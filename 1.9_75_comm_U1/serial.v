==> flow/design.v <==
module serial_receive_2(clk, RxD, is_last, nonce);
   input      clk;
   input      RxD;
   output [31:0]  nonce;    
   output is_last;  
   wire       RxD_data_ready;
   wire [7:0] RxD_data;   
   reg [31:0] input_buffer;
   reg is_last_reg = 1'b0;
   reg [2:0]   demux_state = 3'b000; 
   assign nonce  	= input_buffer[31:0]; 
   assign is_last = is_last_reg;   
   uart_receiver urx2 (.clk(clk), .uart_rx(RxD), .tx_new_byte(RxD_data_ready), .tx_byte(RxD_data));       
   always @(posedge clk)
     case (demux_state)
	  3'b100: 
	 begin
	    demux_state <= 0;
		is_last_reg <= 1;		
	 end
       default:
	 if(RxD_data_ready)
	   begin
		  is_last_reg <= 0;
	      input_buffer <= input_buffer << 8;
	      input_buffer[7:0] <= RxD_data;
	      demux_state <= demux_state + 3'b001;
	   end else
			is_last_reg <= 0;
     endcase  
endmodule  
module serial_receive(clk, RxD, is_last, data, nonce, target0, target1);
   input      clk;
   input      RxD;
   output [607:0] data;     
   output [31:0]  nonce;    
   output [31:0]  target0;    
   output [31:0]  target1;  
   output is_last;  
   wire       RxD_data_ready;
   wire [7:0] RxD_data;   
   reg [703:0] input_buffer;
   reg is_last_reg = 1'b0;
   reg [6:0]   demux_state = 7'b0000000; 
   assign data   	= input_buffer[703:96];           
   assign nonce  	= input_buffer[95:64];  
   assign target0 	= input_buffer[63:32]; 
   assign target1  	= input_buffer[31:0]; 
   assign is_last = is_last_reg;   
 parameter SERIAL_TIMEOUT = 24'h800000;   
   reg [23:0]  timer = 0;   
    uart_receiver urx (.clk(clk), .uart_rx(RxD), .tx_new_byte(RxD_data_ready), .tx_byte(RxD_data));        
   always @(posedge clk)
     case (demux_state)
	  7'b1011000: 
	 begin
	    demux_state <= 0;
		is_last_reg <= 1;		
	 end
       default:
	 if(RxD_data_ready)
	   begin
		  is_last_reg <= 0;
	      input_buffer <= input_buffer << 8;
	      input_buffer[7:0] <= RxD_data;
	      demux_state <= demux_state + 7'b0000001;
	         timer <= 0;		  
	   end else
	   	      begin
			is_last_reg <= 0;			  
	         timer <= timer + 1;
	         if (timer == SERIAL_TIMEOUT)
	           demux_state <= 0;
	      end
     endcase  
endmodule  
module serial_transmit (clk, TxD, busy, send, word);
   wire TxD_start;
   wire TxD_ready;
   reg [7:0]  out_byte;
   reg        serial_start;
   reg [3:0]  mux_state = 4'b0000;
   assign TxD_start = serial_start;
   input      clk;
   output     TxD;
   input [31:0] word;
   input 	send;
   output 	busy;
   reg [31:0] 	word_copy;
   assign busy = (|mux_state);
   always @(posedge clk)
     begin
	if (!busy && send)
	  begin
	     mux_state <= 4'b1000;
	     word_copy <= word;
	  end  
	else if (mux_state[3] && ~mux_state[0] && TxD_ready)
	  begin
	     serial_start <= 1;
	     mux_state <= mux_state + 4'b0001;
	     out_byte <= word_copy[31:24];
	     word_copy <= (word_copy << 8);
	  end
	else if (mux_state[3] && mux_state[0])
	  begin
	     serial_start <= 0;
	     if (TxD_ready) mux_state <= mux_state + 4'b0001;
	  end
     end
    uart_transmitter utx (.clk(clk), .uart_tx(TxD), .rx_new_byte(TxD_start), .rx_byte(out_byte), .tx_ready(TxD_ready));
endmodule  
module uart_transmitter (
	input clk,
	output uart_tx,
	input rx_new_byte,
	input [7:0] rx_byte,
	output tx_ready
);
	parameter comm_clk_frequency = 75000000;
	parameter baud_rate = 115200;
	localparam [15:0] baud_delay = (comm_clk_frequency / baud_rate) - 1;
	reg [15:0] delay_cnt = 16'd0;
	reg [9:0] state = 10'd1023, outgoing = 10'd1023;
	assign uart_tx = outgoing[0];
	assign tx_ready = state[0] & ~rx_new_byte;
	always @ (posedge clk)
	begin
		delay_cnt <= delay_cnt + 16'd1;
		if (delay_cnt >= baud_delay)
		begin
			delay_cnt <= 16'd0;
			state <= {1'b1, state[9:1]};
			outgoing <= {1'b1, outgoing[9:1]};
		end
		if (rx_new_byte && state[0])
		begin
			delay_cnt <= 16'd0;
			state <= 10'd0;
			outgoing <= {1'b1, rx_byte, 1'b0};
		end
	end
endmodule
Step by step through the tools: serial_transmit. The steps from the RTL of serial_transmit to its reports follow in flow order. Line numbers count from 1 in the design file above. Operators carry their Yosys type and port widths (W data, S select, Z words). A cell with - has no value.

Design top: serial_transmit. Clock: clk. Standard-cell library: sky130hd. Corner: tt_025C_1v80.

After elaboration. Source: Yosys, flattened and elaborated, memories not mapped. Widths are those after wreduce. Registers that Yosys merges into a memory's read port (data or address) are not register bits. Print and check cells do not count.

The figure for flip-flop bits (word level) is 80. Bits of input ports: 34. The figure for word-level cells is 38. Under output and inout bits stands 2.

The figure for bitwise gates (word level) is 4. Under order comparisons stands 1. Add/sub/neg operators: 2. The entry for reduce/logical cells reads 15. Under multiplexer cells stands 8.

Operators by type and width (number): $mux W32 (2); $mux W9 (2); $add A16 B1 Y16 const B (1); $ge A16 B10 Y1 const B (1); $mux W4 (3); $reduce_bool A2 Y1 (4); $reduce_and A2 Y1 (3); $logic_and A1 B1 Y1 (5); $add A4 B1 Y4 const B (1); $reduce_or A4 Y1 (1); $not A1 Y1 (3); $reduce_or A2 Y1 (1); $and A1 B1 Y1 (1); $logic_not A1 Y1 (1); $mux W1 (1).

Logic depth. Longest topological path by Yosys (ltp), each cell counted once; first at word level (registers and memories cut), then after technology mapping (sequential cells cut; the memories' decode and read muxes count).

Under word-level depth stands 5. The entry for ABC_AREA reads 0. The figure for depth in mapped cells is 8. The entry for gate-level depth less buffers reads 6.

After synthesis. Source: synth_stat.txt of the flow (Yosys; design flattened, memories mapped). It holds for the ABC_AREA given above (unset counts as 0); a run with the other value may have another netlist.

Under sequential part of the area stands 2092.0 sq um. Buffer cells: 12. The figure for cell count is 295. The figure for flip-flops is 80. Chip area (Yosys): 3183.1 sq um.

Cells by type (number): sky130_fd_sc_hd__edfxtp_1 (49); sky130_fd_sc_hd__dfxtp_1 (31); sky130_fd_sc_hd__nand2_1 (103); sky130_fd_sc_hd__o22ai_2 (8); sky130_fd_sc_hd__xnor2_1 (7); sky130_fd_sc_hd__and2_1 (9); sky130_fd_sc_hd__inv_1 (15); sky130_fd_sc_hd__nor2_1 (14); sky130_fd_sc_hd__ha_1 (4); sky130_fd_sc_hd__o21ai_0 (9); sky130_fd_sc_hd__nand3_1 (7); sky130_fd_sc_hd__clkbuf_1 (7); sky130_fd_sc_hd__a211o_1 (2); sky130_fd_sc_hd__xor2_1 (2); sky130_fd_sc_hd__buf_4 (2); sky130_fd_sc_hd__nor3_1 (3); sky130_fd_sc_hd__o21a_1 (2); sky130_fd_sc_hd__and3_1 (2).

Not listed: further types 15, cells in them 19. By module: a second synthesis without flattening, with its own total; a netlist apart from the flattened one above.

The entry for cell total of the unflattened synthesis reads 241. For area (unflattened synthesis) the number is 3334.4 sq um.

Rows give one instance, submodules left out.

By module: serial_transmit (area 1931.9 sq um, cells 102, instances 1); uart_transmitter (area 1402.6 sq um, cells 139, instances 1).

Path before layout. Path of least setup slack by OpenSTA after synthesis, without wires, with an ideal clock, recovery checks aside; 20% of the period is set as input and as output delay. Where synthesis merged equal registers, the netlist keeps one of their names.

Path type: input -> register. Start: in send. End: reg word_copy[0]. For path buffers the number is 1. The entry for delay of the path reads 2.161 ns. The figure for path slack is 3.976 ns. For required time the number is 7.012 ns. Driving pins on the path: 3. For period the number is 7.67 ns. For external input delay the number is 1.534 ns. For arrival time the number is 3.037 ns. For setup time the number is 0.658 ns. Under synthesis period reached stands 3.694 ns.

"delay of the path" is the arrival time less input delay plus setup time. "driving pins on the path": output pins that drive a net of the path, with the launching flip-flop's if there is one; two outputs of one cell count as two. "synthesis period reached" is the clock period less the worst setup slack; recovery checks do not enter. This is arithmetic on one report: input and output delays are still those of the set period (20% each). The rows between start and end are the longest chain of elaborated cells between them; the timing report does not say that the signal goes this way. Where chains are equally long, one stands for them. Each line given opens the expression or statement behind the cell; cells for indexed reads and writes are added by Yosys, which also makes memories of some case tables. Only ways into the end's enable, where the timed path ends, are counted here.

Path through: sky130_fd_sc_hd__nand3_1 -> sky130_fd_sc_hd__clkbuf_1 -> sky130_fd_sc_hd__o21ai_0. The entry for length of the longest elaborated chain reads 2. The entry for elaborated cells on any way between the ends reads 2. Under RTL lines with such cells stands 1.

Ends and longest elaborated chain, post-synthesis: start: declaration (RTL line 87) `input send;`; $logic_and A1 B1 Y1 (RTL line 93) `if (!busy && send)`; $reduce_bool A2 Y1; end: assignment (RTL line 96) `word_copy <= word;`; end: assignment (RTL line 103) `word_copy <= (word_copy << 8);`; end: declaration (RTL line 89) `reg [31:0] word_copy;`.

Path in the finished layout. From the final timing report of stored run 1: the path of least setup slack in the routed layout; clock arrival at registers is part of the times.

Path type: register -> output. Start: reg mux_state[0]. End: out busy. For path buffers the number is 1. The figure for path slack is 0.36 ns. For period the number is 2.63 ns. For required time the number is 2.10 ns. For arrival time the number is 1.74 ns. Driving pins on the path: 5.

The rows between start and end are the longest chain of elaborated cells between them; the timing report does not say that the signal goes this way. Where chains are equally long, one stands for them. At most two assigning lines are given for a register; there are more.

Path through: sky130_fd_sc_hd__dfxtp_1 -> sky130_fd_sc_hd__inv_1 -> sky130_fd_sc_hd__ha_1 -> sky130_fd_sc_hd__nand2_1 -> sky130_fd_sc_hd__clkdlybuf4s50_1. The entry for length of the longest elaborated chain reads 1. The entry for elaborated cells on any way between the ends reads 1. Under RTL lines with such cells stands 1.

Ends and longest elaborated chain, after layout: start: declaration (RTL line 82) `reg [3:0]  mux_state = 4'b0000;`; start: assignment (RTL line 101) `mux_state <= mux_state + 4'b0001;`; start: assignment (RTL line 108) `if (TxD_ready) mux_state <= mux_state + 4'b0001;`; $reduce_or A4 Y1 (RTL line 90) `assign busy = (|mux_state);`; end: declaration (RTL line 88) `output busy;`.

Hand-over note for serial_transmit

Record of 2 stored runs of the RTL-to-layout flow on serial_transmit, platform sky130hd. The runs are unordered. Constraints: input delay and output delay 20% of the set period each, output load 0.01 pF. "reached clock period" means the clock period less the worst setup slack. The figure is calculated, with input and output delays left at 20% of the set period. "allowed time less slack (worst setup path)" means the part of the period allowed to the worst setup path (the constraints hold back 20% at inputs and 20% at outputs) less its slack; where the path has registers, the arrival times of their clocks count too. "power consumption" rests on the timing tool's default activity at the inputs, not on a simulated workload.

Files of stored run 1:
==> flow/run.sh <==
#!/bin/bash
# the make line also repeats the synthesis and layout settings of config.mk as NAME=value (left out here)
make -C /OpenROAD-flow-scripts/flow DESIGN_CONFIG=/design/flow/config.mk WORK_HOME=/design/flow/orfs CLKGATE_MAP_FILE= finish
==> flow/config.mk <==
export PLATFORM = sky130hd
export DESIGN_NAME = serial_transmit
export DESIGN_NICKNAME = serial_transmit
export VERILOG_FILES = /design/flow/design.v
export SDC_FILE = /design/flow/constraint.sdc
export NUM_CORES = 4
export LEC_CHECK = 0
export CAP_MARGIN = 20
export CELL_PAD_IN_SITES_DETAIL_PLACEMENT = 0
export CORE_ASPECT_RATIO = 1.34
export CORE_MARGIN = 2
export CORE_UTILIZATION = 28
export MAX_ROUTING_LAYER = met4
export MIN_ROUTING_LAYER = met1
export SLEW_MARGIN = 20
==> flow/constraint.sdc <==
create_clock -name core_clock -period 2.63 [get_ports {clk}]
set_input_delay 0.5260 -clock core_clock [delete_from_list [all_inputs] [get_ports {clk}]]
set_output_delay 0.5260 -clock core_clock [all_outputs]
set_load 0.01 [all_outputs]

Results of stored run 1. The measured synthesized cell area is 3183.1 sq um. For the area inside the die boundary the run shows 12245.7 sq um. For the std-cell area (final layout) the run shows 4007.6 sq um. For the utilization after layout the run shows 35.8%. The measured smallest setup slack is 0.364 ns. The final setup TNS is 0.000 ns. The worst-case hold slack stands at 0.420 ns. For the power consumption the run shows 3.063 mW. The reached clock period is 2.266 ns. The allowed time less slack (worst setup path) is 1.74 ns. Type of the worst setup path: register -> output.

Files of stored run 2:
==> flow/run.sh <==
#!/bin/bash
# the make line also repeats the synthesis and layout settings of config.mk as NAME=value (left out here)
make -C /OpenROAD-flow-scripts/flow DESIGN_CONFIG=/design/flow/config.mk WORK_HOME=/design/flow/orfs CLKGATE_MAP_FILE= finish
==> flow/config.mk <==
export PLATFORM = sky130hd
export DESIGN_NAME = serial_transmit
export DESIGN_NICKNAME = serial_transmit
export VERILOG_FILES = /design/flow/design.v
export SDC_FILE = /design/flow/constraint.sdc
export NUM_CORES = 4
export LEC_CHECK = 0
export CAP_MARGIN = 25
export CELL_PAD_IN_SITES_DETAIL_PLACEMENT = 0
export CORE_ASPECT_RATIO = 0.7
export CORE_MARGIN = 5
export CORE_UTILIZATION = 52
export CTS_CLUSTER_DIAMETER = 114
export MIN_ROUTING_LAYER = met2
export SLEW_MARGIN = 20
==> flow/constraint.sdc <==
create_clock -name core_clock -period 4.0 [get_ports {clk}]
set_input_delay 0.8000 -clock core_clock [delete_from_list [all_inputs] [get_ports {clk}]]
set_output_delay 0.8000 -clock core_clock [all_outputs]
set_load 0.01 [all_outputs]

Results of stored run 2. The measured synthesized cell area is 3183.1 sq um. For the area inside the die boundary the run shows 7810.9 sq um. For the std-cell area (final layout) the run shows 3833.7 sq um. For the utilization after layout the run shows 65.6%. The measured smallest setup slack is 1.413 ns. The final setup TNS is 0.000 ns. The worst-case hold slack stands at 0.419 ns. For the power consumption the run shows 1.859 mW. The reached clock period is 2.587 ns. The allowed time less slack (worst setup path) is 1.79 ns. Type of the worst setup path: register -> output.

End of note.
